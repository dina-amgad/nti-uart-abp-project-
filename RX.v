==> flow/design.v <==
module uart_rx #(
    parameter DATAWIDTH = 8,
    parameter SB_TICK   = 16
) (
    input  clk,
    input  rx_rst,
    input  rx_en,
    input  rx,
    input  s_tick,
    output reg [DATAWIDTH-1:0] dout,
    output reg rx_done,
    output reg rx_busy,
    output reg rx_error
);
    localparam [1:0] IDLE  = 2'b00,
                     START = 2'b01,
                     DATA  = 2'b10,
                     STOP  = 2'b11;
    reg [1:0] state_reg, state_next;
    reg [DATAWIDTH-1:0] data_reg, data_next;
    reg [$clog2(DATAWIDTH)-1:0] n_reg, n_next;
    reg [$clog2(SB_TICK)-1:0] s_reg, s_next;
    always @(posedge clk or posedge rx_rst) begin
        if (rx_rst) begin
            state_reg <= IDLE;
            data_reg  <= 0;
            n_reg     <= 0;
            s_reg     <= 0;
            dout      <= 0;
            rx_done   <= 0;
            rx_busy   <= 0;
            rx_error  <= 0;
        end else begin
            state_reg <= state_next;
            data_reg  <= data_next;
            n_reg     <= n_next;
            s_reg     <= s_next;
            dout      <= data_reg;
        end
    end
    always @* begin
        state_next = state_reg;
        data_next  = data_reg;
        n_next     = n_reg;
        s_next     = s_reg;
        rx_done    = 1'b0;
        rx_busy    = (state_reg != IDLE);
        rx_error   = 1'b0; 
        if (rx_en) begin
            case (state_reg)
                IDLE: if (~rx) begin
                          state_next = START;
                          s_next     = 0;
                      end
                START: if (s_tick) begin
                           if (s_reg == 7) begin
                               state_next = DATA;
                               s_next     = 0;
                               n_next     = 0;
                           end else s_next = s_reg + 1;
                       end
                DATA: if (s_tick) begin
                          if (s_reg == 15) begin
                              data_next = {rx, data_reg[DATAWIDTH-1:1]};
                              s_next    = 0;
                              if (n_reg == (DATAWIDTH-1))
                                  state_next = STOP;
                              else
                                  n_next = n_reg + 1;
                          end else s_next = s_reg + 1;
                      end
                STOP: if (s_tick) begin
                          if (s_reg == (SB_TICK-1)) begin
                              if (~rx) rx_error = 1'b1; 
                              state_next = IDLE;
                              rx_done    = 1'b1;
                          end else s_next = s_reg + 1;
                      end
            endcase
        end
    end
endmodule
* From RTL to reports: uart_rx *
Tool output for the design above, in the order of the flow.
Lines are those of the file above, counted from 1.
Library cell names are shortened.
The mark n/a stands for no value.

set-up
  design top = uart_rx
  clock port = clk
  standard-cell library = sky130hd
  corner = tt_025C_1v80

* Word level *
Source: Yosys, flattened and elaborated, memories not mapped. Widths are those after wreduce. Registers that Yosys merges into a memory's read port (data or address) are not register bits. Print and check cells do not count. Equal cells are merged and count once.

word-level totals
  bits in writable memories = 0
  word width x clocked read ports = 0
  memory bits (read-only) = 0
  latch bits = 0
  register bits after elaboration = 25
  word-level cells = 58
  output and inout port bits = 11
  bits of input ports = 5
  memories kept = 0

cells by class
  reduce/logical cells = 7
  equal/unequal tests = 16
  bitwise gates (word level) = 2
  multiply operators = 0
  mux-type cells = 26
  div/mod/pow operators = 0
  $add $sub $neg = 2
  shifts and indexed selects = 0
  order comparisons = 0

operators with widths
  kind                                            count
  2-to-1 mux 4 bit                                7
  2-to-1 mux 8 bit                                3
  inequality test 2 bit (second input constant)   10
  case mux 4 bit (select 4 bit)                   1
  2-to-1 mux 2 bit                                8
  2-to-1 mux 3 bit                                5
  AND reduction 9 bit                             1
  case mux 2 bit (select 4 bit)                   1
  AND reduction 7 bit                             1
  AND reduction 6 bit                             1
  case mux 3 bit (select 2 bit)                   1
  == test 2 bit (second input constant)           2
  adder 4 x 1 -> 4 bit (second input constant)    1
  == test 4 x 3 -> 1 bit (second input constant)  1
  == test 4 bit (second input constant)           1
  AND reduction 4 bit                             1
  adder 3 x 1 -> 3 bit (second input constant)    1
  == test 3 bit (second input constant)           1
  OR reduction 3 bit                              1
  NOT 1 bit                                       2
  == test 2 x 1 -> 1 bit (second input constant)  1
  zero test 2 bit                                 1
  OR reduction 2 bit                              1

* Logic depth *
Longest topological path by Yosys (ltp), each cell counted once; first at word level (registers and memories cut), then after technology mapping (sequential cells cut; the memories' decode and read muxes count).

logic depth
  word-level depth = 5
  ABC_AREA = 0
  depth in mapped cells = 6
  mapped depth without buffers = 5

* Synthesis result *
Yosys stat after the flow's synthesis: flattened, memories mapped to cells. It holds for the ABC_AREA given above (unset counts as 0); a run with the other value may have another netlist.
Totals and module areas in this step are rounded.

cell types
  cell type  count  total area (µm²)
  dfrtp_1    26     650.624
  mux2_1     8      90.086
  ha_1       3      37.536
  a221oi_4   1      26.275
  dfstp_2    1      26.275
  inv_1      7      26.275
  nand2_1    7      26.275
  buf_4      3      22.522
  nand4_4    1      21.27
  a21oi_1    4      20.019
  mux2i_1    2      20.019
  mux2_4     1      15.014
  o21ai_0    3      15.014
  nand2b_1   2      12.512
  nand4_1    2      12.512
  nor2b_1    2      12.512
  nand4bb_1  1      11.261
  nor2_1     3      11.261

Not listed: further types 20, cells in them 23.

synthesis totals
  flip-flop cells = 27
  area of sequential cells = 680 µm²
  synthesis area = 1200 µm²
  buffer cells = 7
  mapped cells = 100

* Path before layout *
Path of least setup slack by OpenSTA after synthesis, without wires, with an ideal clock, recovery checks aside; 20% of the period is set as input and as output delay. Where synthesis merged equal registers, the netlist keeps one of their names.

timing path after synthesis
  path kind = register to register
  start = register s_reg[0]
  end = register n_reg[0]
  delay of the path = 1717 ps
  clock period = 1920 ps
  data required time = 1795 ps
  slack = 203 ps
  stages on the path = 6
  buffers on the path = 0
  data arrival time = 1592 ps
  period reached after synthesis = 1717 ps

"delay of the path" = arrival - input delay + setup time.
"stages on the path": output pins that drive a net of the path, with the launching flip-flop's if there is one; two outputs of one cell count as two.
"period reached after synthesis" = period - worst setup slack (recovery checks aside). The figure is calculated, with input and output delays left at 20% of the set period.
Between the ends stands the longest chain of elaborated cells between them, by number of cells; it is not shown to be the way that was timed. Of several equally long chains one is given.
A line is the first line of the expression or statement that the cell stems from. Yosys adds cells for indexed reads and writes and turns some case tables into memories.

between the ends, after synthesis
  cells stage by stage = dfrtp_1 ha_1 nand4bb_1 a221oi_4 nand4_4 mux2_4
  length of the longest elaborated chain = 4

ends and longest elaborated chain, after synthesis
  what                           line  RTL
  start: declaration             22    reg [$clog2(SB_TICK)-1:0] s_reg, s_next;
  start: assignment              28    s_reg     <= 0;
  start: assignment              37    s_reg     <= s_next;
  == test 4 bit                  63    if (s_reg == 15) begin
  2-to-1 mux 3 bit               63
  2-to-1 mux 3 bit               62    DATA: if (s_tick) begin
  case mux 3 bit (select 2 bit)  50    case (state_reg)
  end: assignment                27    n_reg     <= 0;
  end: assignment                36    n_reg     <= n_next;
  end: declaration               21    reg [$clog2(DATAWIDTH)-1:0] n_reg, n_next;

* Worst path after layout *
Path of least setup slack in the final report of entry A (OpenROAD, finished layout, wires in). Where an end is a register, its clock arrival counts in the times.
The report prints the path's times to 10 ps; the period is as set.

timing path post-layout
  path kind = input to register
  start = input s_tick
  end = register data_reg[4]
  data arrival time = 2200 ps
  buffers on the path = 1
  data required time = 3360 ps
  clock period = 3210 ps
  slack = 1150 ps
  stages on the path = 4

Between the ends stands the longest chain of elaborated cells between them, by number of cells; it is not shown to be the way that was timed. Of several equally long chains one is given.

between the ends, post-layout
  cells stage by stage = clkdlybuf4s50_1 nand4_1 a21oi_2 mux2_1
  length of the longest elaborated chain = 2

ends and longest elaborated chain, post-layout
  what                line  RTL
  start: declaration  9     input  s_tick,
  2-to-1 mux 8 bit    62    DATA: if (s_tick) begin
  2-to-1 mux 8 bit    50    case (state_reg)
  end: assignment     26    data_reg  <= 0;
  end: assignment     35    data_reg  <= data_next;
  end: declaration    20    reg [DATAWIDTH-1:0] data_reg, data_next;

Subject: uart_rx on sky130hd, stored results

Hello all,

uart_rx through Yosys and OpenROAD on sky130hd: 2 stored runs, unordered, with their settings and measured results. The constraints put input and output delay at 20% of the set period each and load the outputs with 0.01 pF.
"achieved clock period" is the run's clock period less its worst setup slack. It is reckoned from that one timing run; input and output delays stay at 20% of the period that was set.
"critical setup path time" = time allowed to the worst setup path (clock period - input delay - output delay, where it has them) - its slack; a late launch clock adds to it, a late capture clock takes from it.
"power consumption" rests on the timing tool's default activity at the inputs, not on a simulated workload.
"critical setup path time" is given in steps of 10 ps.
Values from the reports are rounded here.
A setting shown as . is not set for that run.

item                                     entry A            entry B
period_ns                                3.21               2.26
CORE_UTILIZATION                         33                 34
SETUP_SLACK_MARGIN                       0.83               .
PLACE_DENSITY_LB_ADDON                   0.1                0.15
CELL_PAD_IN_SITES_DETAIL_PLACEMENT       2                  1
CAP_MARGIN                               25                 10
SLEW_MARGIN                              35                 20
MAX_ROUTING_LAYER                        met5               .
CORE_MARGIN                              2                  2
CTS_CLUSTER_DIAMETER                     .                  265
MIN_ROUTING_LAYER                        .                  met1
chip area after synthesis (Yosys) (µm²)  1200               1200
die footprint (µm²)                      4200               4100
final design utilization                 0.39               0.42
lowest setup slack (ps)                  1200               280
post-route worst hold slack (ps)         380                400
power consumption (uW)                   850                1200
achieved clock period (ps)               2055               1976
critical setup path time (ps)            1410               1980
type of the worst setup path             input to register  register to register

Thanks
