==> flow/design.v <==
module uart_tx #(
    parameter DATAWIDTH = 8,
    parameter SB_TICK   = 16
)(
    input  clk,
    input  tx_rst,
    input  tx_en,
    input  tx_start,
    input  [DATAWIDTH-1:0] din,
    input  s_tick,
    output reg tx,
    output reg tx_done,
    output reg tx_busy
);
    localparam [1:0] IDLE  = 2'b00,
                     START = 2'b01,
                     DATA  = 2'b10,
                     STOP  = 2'b11;
    reg [1:0] state, state_n;
    reg [$clog2(SB_TICK)-1:0] s_reg, s_n;
    reg [$clog2(DATAWIDTH)-1:0] n_reg, n_n;
    reg [DATAWIDTH-1:0] b_reg, b_n;
    reg tx_n, tx_done_n;
    always @(posedge clk or posedge tx_rst) begin
        if (tx_rst) begin
            state    <= IDLE;
            s_reg    <= 0;
            n_reg    <= 0;
            b_reg    <= 0;
            tx       <= 1'b1;
            tx_done  <= 1'b0;
            tx_busy  <= 1'b0;
        end else begin
            state    <= state_n;
            s_reg    <= s_n;
            n_reg    <= n_n;
            b_reg    <= b_n;
            tx       <= tx_n;
            tx_done  <= tx_done_n;
            tx_busy  <= (state_n != IDLE);
        end
    end
    always @* begin
        state_n    = state;
        s_n        = s_reg;
        n_n        = n_reg;
        b_n        = b_reg;
        tx_n       = tx;
        tx_done_n  = 1'b0;
        if (tx_en) begin
            case (state)
                IDLE: begin
                    tx_n = 1'b1;
                    if (tx_start) begin
                        b_n     = din;
                        s_n     = 0;
                        state_n = START;
                    end
                end
                START: begin
                    tx_n = 1'b0;
                    if (s_tick) begin
                        if (s_reg == SB_TICK-1) begin
                            s_n     = 0;
                            n_n     = 0;
                            state_n = DATA;
                        end else s_n = s_reg + 1;
                    end
                end
                DATA: begin
                    tx_n = b_reg[n_reg];
                    if (s_tick) begin
                        if (s_reg == SB_TICK-1) begin
                            s_n = 0;
                            if (n_reg == DATAWIDTH-1)
                                state_n = STOP;
                            else
                                n_n = n_reg + 1;
                        end else s_n = s_reg + 1;
                    end
                end
                STOP: begin
                    tx_n = 1'b1;
                    if (s_tick) begin
                        if (s_reg == SB_TICK-1) begin
                            state_n   = IDLE;
                            tx_done_n = 1'b1;
                            s_n       = 0;
                        end else s_n = s_reg + 1;
                    end
                end
            endcase
        end
    end
endmodule
Tool chain data of uart_tx
The steps from the RTL of uart_tx to its reports follow in flow order.
Lines are those of the file above, counted from 1.
Library cell names are shortened.
A cell with -- has no value.

set-up
  design top = uart_tx
  clock = clk
  cell library = sky130hd
  corner = tt_025C_1v80

Word level
Yosys after proc, flatten, opt, wreduce and memory -nomap, before mapping. Memory bits, and registers merged into a memory's read port (data or address), are not among the register bits. Print and check cells are not counted. Equal cells are merged and count once.

word-level totals
  flip-flop bits (word level) = 20
  bits in latches = 0
  memory bits (writable) = 0
  bits in read-only memories = 0
  clocked read ports x word width = 0
  memory cells = 0
  input port bits = 13
  output and inout port bits = 3
  cells after elaboration = 59

cells by class
  $add $sub $neg = 2
  $mul = 0
  divide/modulo/power cells = 0
  magnitude comparators = 0
  equality and inequality tests = 12
  shift operators = 1
  multiplexer cells = 27
  bitwise operators = 2
  reductions and logical operators = 8

operators by type and width
  cell                                                                      count
  2-bit 2-to-1 mux                                                          9
  8-bit 2-to-1 mux                                                          2
  3-bit 2-to-1 mux                                                          5
  2-bit inequality test (second input constant)                             6
  4-bit 2-to-1 mux                                                          3
  8-bit by 3-bit variable part select with 1-bit output                     1
  4-bit case mux with 2-bit select                                          1
  2-bit case mux with 4-bit select                                          1
  7-bit AND reduction                                                       1
  3-bit AND reduction                                                       2
  3-bit OR reduction                                                        2
  3-bit case mux with 2-bit select                                          1
  2-bit equality test (second input constant)                               2
  4-bit by 1-bit adder with 4-bit output (second input constant)            1
  4-bit equality test (second input constant)                               1
  3-bit by 1-bit adder with 3-bit output (second input constant)            1
  3-bit equality test (second input constant)                               1
  1-bit case mux with 3-bit select                                          1
  1-bit 2-to-1 mux                                                          3
  1-bit NOT                                                                 2
  2-bit by 1-bit equality test with 1-bit output (second input constant)    1
  2-bit by 1-bit inequality test with 1-bit output (second input constant)  1
  2-bit logical NOT                                                         1
  2-bit nonzero test                                                        1
  2-bit OR reduction                                                        1
  1-bit case mux with 2-bit select                                          1

Longest topological paths
Depth = most cells in a row (Yosys ltp): at word level without a register or memory, in the mapped netlist without a sequential cell, where the memories' decode and read muxes count.

depth
  depth in word-level cells = 7
  ABC_AREA = 0
  depth in mapped cells = 5
  gate-level depth less buffers = 5

Mapped cells and area
Yosys stat after the flow's synthesis: flattened, memories mapped to cells. It holds for the ABC_AREA given above (unset counts as 0); a run with the other value may have another netlist.
Totals and module areas in this step are rounded.

mapped netlist
  cell count = 90
  mapped area = 1100 µm²
  sequential area = 553.0 µm²
  flip-flops = 22
  buffer cells = 4

cell types
  cell      count  total area (µm²)
  dfrtp_1   20     500.48
  mux2_2    8      90.086
  a22o_1    6      52.55
  dfstp_2   2      52.55
  ha_1      3      37.536
  a32o_1    3      30.029
  mux4_2    1      22.522
  mux2i_1   2      20.019
  o21ai_0   4      20.019
  nand2_1   5      18.768
  nor3_4    1      16.266
  a21o_1    2      15.014
  a21oi_1   3      15.014
  nand3_1   3      15.014
  and2_1    2      12.512
  and3_1    2      12.512
  nand2b_1  2      12.512
  nor3b_2   1      12.512

Other cell types: 18; their cells: 20.

Path before layout
Path of least setup slack by OpenSTA after synthesis, without wires, with an ideal clock, recovery checks aside; 20% of the period is set as input and as output delay. Where synthesis merged equal registers, the netlist keeps one of their names.

timing path post-synthesis
  path type = register -> register
  start = register s_reg[0]
  end = register tx_busy
  period = 1.81 ns
  setup time = 0.139 ns
  time at the first pin = 0.000 ns
  arrival time = 1.443 ns
  data required time = 1.671 ns
  path slack = 0.228 ns
  delay of the path = 1.582 ns
  stages on the path = 6
  buffers on the path = 0
  synthesis period reached = 1.582 ns

"delay of the path" is the arrival time less input delay plus setup time.
"stages on the path": output pins that drive a net of the path, with the launching flip-flop's if there is one; two outputs of one cell count as two.
"synthesis period reached" = period - worst setup slack (recovery checks aside). The figure is calculated, with input and output delays left at 20% of the set period.
The rows between start and end are the longest chain of elaborated cells between them; the timing report does not say that the signal goes this way. Where chains are equally long, one stands for them.
A line is the first line of the expression or statement that the cell stems from. Yosys adds cells for indexed reads and writes and turns some case tables into memories.

on the way, post-synthesis
  cells stage by stage = dfrtp_1 ha_1 and4_4 nand2_2 and2_1 or4_1
  length of the longest elaborated chain = 6
  elaborated cells between the ends (all ways) = 10
  classes of those cells = 1 x eq/ne; 8 x mux; 1 x reduce/logical

ends and longest elaborated chain, post-synthesis
  item                              RTL line  RTL
  start: declaration                20        reg [$clog2(SB_TICK)-1:0] s_reg, s_n;
  start: assignment                 27        s_reg    <= 0;
  start: assignment                 35        s_reg    <= s_n;
  4-bit equality test               85        if (s_reg == SB_TICK-1) begin
  2-bit 2-to-1 mux                  85
  2-bit 2-to-1 mux                  84        if (s_tick) begin
  2-bit case mux with 4-bit select  51        case (state)
  2-bit 2-to-1 mux                  50        if (tx_en) begin
  2-bit nonzero test                40        tx_busy  <= (state_n != IDLE);
  end: assignment                   32        tx_busy  <= 1'b0;
  end: assignment                   40
  end: declaration                  13        output reg tx_busy

Path in the finished layout
From the final timing report of run A: the path of least setup slack in the routed layout; clock arrival at registers is part of the times.

timing path post-layout
  path type = register -> register
  start = register s_reg[0]
  end = register tx_busy
  period = 1.85 ns
  setup time = 0.12 ns
  time at the first pin = 0.31 ns
  arrival time = 1.76 ns
  data required time = 2.04 ns
  path slack = 0.29 ns
  stages on the path = 6
  buffers on the path = 0

The rows between start and end are the longest chain of elaborated cells between them; the timing report does not say that the signal goes this way. Where chains are equally long, one stands for them.

on the way, post-layout
  cells stage by stage = dfrtp_1 ha_4 and4_4 nand2_2 and2_4 or4_1
  length of the longest elaborated chain = 6
  elaborated cells between the ends (all ways) = 10
  classes of those cells = 1 x eq/ne; 8 x mux; 1 x reduce/logical

ends and longest elaborated chain, post-layout
  item                              RTL line  RTL
  start: declaration                20        reg [$clog2(SB_TICK)-1:0] s_reg, s_n;
  start: assignment                 27        s_reg    <= 0;
  start: assignment                 35        s_reg    <= s_n;
  4-bit equality test               85        if (s_reg == SB_TICK-1) begin
  2-bit 2-to-1 mux                  85
  2-bit 2-to-1 mux                  84        if (s_tick) begin
  2-bit case mux with 4-bit select  51        case (state)
  2-bit 2-to-1 mux                  50        if (tx_en) begin
  2-bit nonzero test                40        tx_busy  <= (state_n != IDLE);
  end: assignment                   32        tx_busy  <= 1'b0;
  end: assignment                   40
  end: declaration                  13        output reg tx_busy

FLOW RESULTS
============

uart_tx through Yosys and OpenROAD on sky130hd: 2 stored runs, unordered, with their settings and measured results. The constraints put input and output delay at 20% of the set period each and load the outputs with 0.01 pF.
By "period reached" is meant the clock period of the run minus its worst setup slack. This is arithmetic on one report: input and output delays are still those of the set period (20% each).
"time used up by the worst setup path" = time allowed to the worst setup path (clock period - input delay - output delay, where it has them) - its slack; a late launch clock adds to it, a late capture clock takes from it.
"overall power": no workload was simulated; the value follows from the tool's default switching activity.
The measured numbers are rounded.
Among the settings, -- means not set for that run.
A result given as -- is not shown for that run.

setting or result                             run A                 run B
period_ns                                     1.85                  2.01
CORE_UTILIZATION                              48                    60
SETUP_SLACK_MARGIN                            0.33                  --
PLACE_DENSITY                                 0.57                  0.36
HOLD_SLACK_MARGIN                             0.11                  --
CORE_ASPECT_RATIO                             1.5                   --
ABC_AREA                                      0                     1
CTS_CLUSTER_SIZE                              95                    --
CTS_CLUSTER_DIAMETER                          168                   129
SLEW_MARGIN                                   0                     20
MAX_ROUTING_LAYER                             met4                  --
CAP_MARGIN                                    20                    0
CORE_MARGIN                                   2                     4
CELL_PAD_IN_SITES_GLOBAL_PLACEMENT            --                    3
CELL_PAD_IN_SITES_DETAIL_PLACEMENT            --                    0
TNS_END_PERCENT                               --                    15
GPL_TIMING_DRIVEN                             --                    0
MIN_ROUTING_LAYER                             --                    met1
setup slack of the critical path (ns)         0.289                 --
period reached (ns)                           1.561                 --
setup TNS (ns)                                0.000                 --
time used up by the worst setup path (ns)     1.56                  --
kind of the worst setup path                  register -> register  --
overall power (W)                             0.0008607             --
standard-cell area of the final layout (µm²)  1403                  --
final utilization (%)                         63.5                  --
mapped cell area after synthesis (µm²)        1100                  --
die size (µm²)                                2698                  --

Run B: not finished: placement ended with error GPL-0301
